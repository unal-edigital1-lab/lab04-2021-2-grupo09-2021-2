==> flow/design.v <==
`timescale 1ns / 1ps
module BancoRegistro #(      		  
         parameter BIT_ADDR = 8,   
         parameter BIT_DATO = 4   
	)
	(
    input [BIT_ADDR-1:0] addrRa,
    input [BIT_ADDR-1:0] addrRb,
	 output [BIT_DATO-1:0] datOutRa,
    output [BIT_DATO-1:0] datOutRb,
	 input [BIT_ADDR:0] addrW,
    input [BIT_DATO-1:0] datW,
	 input RegWrite,
    input clk,
    input rst
    );
localparam NREG = 2 ** BIT_ADDR;
reg [BIT_DATO-1: 0] breg [NREG-1:0];
reg [BIT_DATO-1:0] cont = 0;
assign  datOutRa = breg[addrRa];
assign  datOutRb = breg[addrRb];
always @(posedge clk) begin
	if (RegWrite == 1)
     breg[addrW] <= datW;
  end
endmodule
======== From RTL to reports: BancoRegistro ========
The steps from the RTL of BancoRegistro to its reports follow in flow order.
Line numbers count from 1 in the design file above.
Operators carry their Yosys type and port widths (W data, S select, Z words).
Library cell names are shortened.
The mark n/a stands for no value.
design
  design top .............................. BancoRegistro
  clock ................................... clk
  library ................................. sky130hd
  library corner .......................... tt_025C_1v80

======== Word-level counts ========
Counts by Yosys on the flattened word-level netlist (proc, flatten, opt, wreduce; memories kept). Register bits leave out memories and registers merged into their read ports (data or address); mux counts leave out enables and synchronous resets folded into registers. Print and check cells are left out. Cells with the same type and inputs are merged into one.
Yosys's memory passes give these memory sizes; they may raise the number of words (mostly to a power of two), join words into wider ones and drop unused or constant bits.
cells by class
  muxes and demuxes ....................... 3
operator list
  operator  number
  $mux W8   1
  $mux W4   1
  $mux W1   1
storage and ports
  register bits after elaboration ......... 0
  RAM bits ................................ 1024
  memory cells ............................ 1
  bits of input ports ..................... 32
  output and inout port bits .............. 8
  cells after elaboration ................. 4
memory list
  memory  depth  width  rd ports  write ports  RTL line  text
  breg    256    4      2         1            18        reg [BIT_DATO-1: 0] breg [NREG-1:0];

======== Longest topological paths ========
Longest topological path by Yosys (ltp), each cell counted once; first at word level (registers and memories cut), then after technology mapping (sequential cells cut; the memories' decode and read muxes count).
logic depth
  depth in word-level cells ............... 1
  ABC_AREA ................................ 0
  depth in mapped cells ................... 11

======== After synthesis ========
Source: synth_stat.txt of the flow (Yosys; design flattened, memories mapped). It holds for the ABC_AREA given above (unset counts as 0); a run with the other value may have another netlist.
synthesis totals
  mapped cells ............................ 2725
  chip area (Yosys) ....................... 49113.4 µm²
  flip-flop cells ......................... 1024
cell types
  cell      number  area in all (µm²)
  edfxtp_1  1024    3.07E+04
  mux4_2    473     1.07E+04
  mux2i_1   142     1.42E+03
  nor2_1    285     1.07E+03
  mux2_2    61      686.909
  o221ai_1  69      604.33
  clkbuf_1  112     420.403
  buf_6     30      337.824
  nand2_1   88      330.317
  o22ai_1   47      294.032
  buf_4     27      202.694
  buf_2     37      185.178
  a211oi_1  23      172.666
  a21oi_1   34      170.163
  nand3_1   32      160.154
  nor2b_1   23      143.888
  nand4_1   22      137.632
  a221oi_1  14      122.618
Other cell types: 38; their cells: 182.

======== Timing after synthesis ========
OpenSTA on the mapped netlist: ideal clock, no wires. The path of least setup slack (recovery checks aside). Input and output delay are each 20% of the period. Register names are those of the netlist, which keeps one name where synthesis merged equal registers.
path after synthesis
  path kind ............................... input port to output port
  start point ............................. input addrRb[1]
  end point ............................... output datOutRb[0]
  clock period ............................ 4.77 ns
  external input delay .................... 0.954 ns
  output delay ............................ 0.954 ns
  launch time at the first pin ............ 0.954 ns
  data arrival time ....................... 2.903 ns
  data required time ...................... 3.816 ns
  setup slack ............................. 0.913 ns
  delay of the path ....................... 1.949 ns
  stages .................................. 9
  path buffers ............................ 3
  period reached after synthesis .......... 3.857 ns
"delay of the path" is the arrival time less input delay plus setup time.
A path that ends at an output port has no setup time.
"stages" counts driving pins, that of a launching flip-flop among them; a cell with two outputs on the path counts twice.
"period reached after synthesis" = period - worst setup slack (recovery checks aside). The figure is calculated, with input and output delays left at 20% of the set period.
The rows between start and end are the longest chain of elaborated cells between them; the timing report does not say that the signal goes this way. Where chains are equally long, one stands for them.
Each line given opens the expression or statement behind the cell; cells for indexed reads and writes are added by Yosys, which also makes memories of some case tables.
The chain passes a memory read, where the word-level depth is cut; so it can be longer than that depth.
on the way, after synthesis
  cells stage by stage .................... buf_2 buf_2 buf_1 mux4_2 mux4_2 nand2_1 nand4_1 o31ai_1 nand3_1
  length of the longest elaborated chain .. 1
  elaborated cells between the ends (all ways) .. 1
  source lines of those cells ............. 1
  classes of those cells .................. memory (1)
ends and longest elaborated chain, after synthesis
  item                RTL line  text
  start: declaration  8         input [BIT_ADDR-1:0] addrRb,
  $mem_v2 Z256 W4     18        reg [BIT_DATO-1: 0] breg [NREG-1:0];
  end: declaration    10        output [BIT_DATO-1:0] datOutRb,

======== Worst path after layout ========
From the final timing report of run 1: the path of least setup slack in the routed layout; clock arrival at registers is part of the times.
path post-layout
  path kind ............................... input port to output port
  start point ............................. input addrRb[1]
  end point ............................... output datOutRb[1]
  clock period ............................ 2.38 ns
  external input delay .................... 0.48 ns
  output delay ............................ 0.48 ns
  launch time at the first pin ............ 0.48 ns
  data arrival time ....................... 3.64 ns
  data required time ...................... 1.90 ns
  setup slack ............................. -1.73 ns
  stages .................................. 10
  path buffers ............................ 5
The rows between start and end are the longest chain of elaborated cells between them; the timing report does not say that the signal goes this way. Where chains are equally long, one stands for them.
The chain passes a memory read, where the word-level depth is cut; so it can be longer than that depth.
on the way, post-layout
  cells stage by stage .................... buf_2 buf_4 clkbuf_4 buf_4 mux4_2 o221ai_1 o21ai_0 nand3_1 o211ai_1 buf_2
  length of the longest elaborated chain .. 1
  elaborated cells between the ends (all ways) .. 1
  source lines of those cells ............. 1
  classes of those cells .................. memory (1)
ends and longest elaborated chain, post-layout
  item                RTL line  text
  start: declaration  8         input [BIT_ADDR-1:0] addrRb,
  $mem_v2 Z256 W4     18        reg [BIT_DATO-1: 0] breg [NREG-1:0];
  end: declaration    10        output [BIT_DATO-1:0] datOutRb,

Data sheet: physical implementation of BancoRegistro

BancoRegistro through Yosys and OpenROAD on sky130hd: 2 stored runs, unordered, with their settings and measured results. The constraints put input and output delay at 20% of the set period each and load the outputs with 0.01 pF.
"achieved clock period" means the clock period less the worst setup slack. The figure is calculated, with input and output delays left at 20% of the set period.
"worst setup path time" is the time allowed to the run's worst setup path (the clock period less input and output delay, where it has them) less its slack. Clock arrival times count: a late capture clock shortens it, a late launch clock lengthens it.
"total power of the final layout" is the tool's figure for a default switching activity; nothing was simulated.

======== run 1 ========
==> flow/run.sh <==
#!/bin/bash
# the make line also repeats the synthesis and layout settings of config.mk as NAME=value (left out here)
make -C /OpenROAD-flow-scripts/flow DESIGN_CONFIG=/design/flow/config.mk WORK_HOME=/design/flow/orfs CLKGATE_MAP_FILE= finish
==> flow/config.mk <==
export PLATFORM = sky130hd
export DESIGN_NAME = BancoRegistro
export DESIGN_NICKNAME = BancoRegistro
export VERILOG_FILES = /design/flow/design.v
export SDC_FILE = /design/flow/constraint.sdc
export NUM_CORES = 4
export LEC_CHECK = 0
export CAP_MARGIN = 20
export CELL_PAD_IN_SITES_GLOBAL_PLACEMENT = 0
export CORE_MARGIN = 2
export CORE_UTILIZATION = 25
export CTS_CLUSTER_DIAMETER = 365
export GPL_TIMING_DRIVEN = 0
export MAX_ROUTING_LAYER = met5
export PLACE_DENSITY = 0.75
export SLEW_MARGIN = 20
export TNS_END_PERCENT = 55
==> flow/constraint.sdc <==
create_clock -name core_clock -period 2.38 [get_ports {clk}]
set_input_delay 0.4760 -clock core_clock [delete_from_list [all_inputs] [get_ports {clk}]]
set_output_delay 0.4760 -clock core_clock [all_outputs]
set_load 0.01 [all_outputs]

-------- measured, run 1 --------
  netlist area reported by Yosys .......... 49113.4 µm²
  area inside the die boundary ............ 200015.0 µm²
  standard-cell area of the final layout .. 58781.4 µm²
  utilization ............................. 30.1 %
  worst slack on setup checks ............. -1.733 ns
  setup TNS ............................... -13.492 ns
  final worst hold slack .................. 0.170 ns
  total power of the final layout ......... 42305 uW
  achieved clock period ................... 4.113 ns
  worst setup path time ................... 3.16 ns
  type of the worst setup path ............ input port to output port

======== run 2 ========
==> flow/run.sh <==
#!/bin/bash
# the make line also repeats the synthesis and layout settings of config.mk as NAME=value (left out here)
make -C /OpenROAD-flow-scripts/flow DESIGN_CONFIG=/design/flow/config.mk WORK_HOME=/design/flow/orfs CLKGATE_MAP_FILE= finish
==> flow/config.mk <==
export PLATFORM = sky130hd
export DESIGN_NAME = BancoRegistro
export DESIGN_NICKNAME = BancoRegistro
export VERILOG_FILES = /design/flow/design.v
export SDC_FILE = /design/flow/constraint.sdc
export NUM_CORES = 4
export LEC_CHECK = 0
export CAP_MARGIN = 20
export CELL_PAD_IN_SITES_GLOBAL_PLACEMENT = 1
export CORE_ASPECT_RATIO = 0.98
export CORE_MARGIN = 2
export CORE_UTILIZATION = 38
export GPL_ROUTABILITY_DRIVEN = 0
export GPL_TIMING_DRIVEN = 1
export PLACE_DENSITY_LB_ADDON = 0.24
export SLEW_MARGIN = 20
export TNS_END_PERCENT = 20
==> flow/constraint.sdc <==
create_clock -name core_clock -period 4.52 [get_ports {clk}]
set_input_delay 0.9040 -clock core_clock [delete_from_list [all_inputs] [get_ports {clk}]]
set_output_delay 0.9040 -clock core_clock [all_outputs]
set_load 0.01 [all_outputs]

-------- measured, run 2 --------
  netlist area reported by Yosys .......... 49113.4 µm²
  area inside the die boundary ............ 132137.0 µm²
  standard-cell area of the final layout .. 57993.1 µm²
  utilization ............................. 45.2 %
  worst slack on setup checks ............. -0.161 ns
  setup TNS ............................... -0.438 ns
  final worst hold slack .................. 0.656 ns
  total power of the final layout ......... 21664 uW
  achieved clock period ................... 4.681 ns
  worst setup path time ................... 2.87 ns
  type of the worst setup path ............ input port to output port
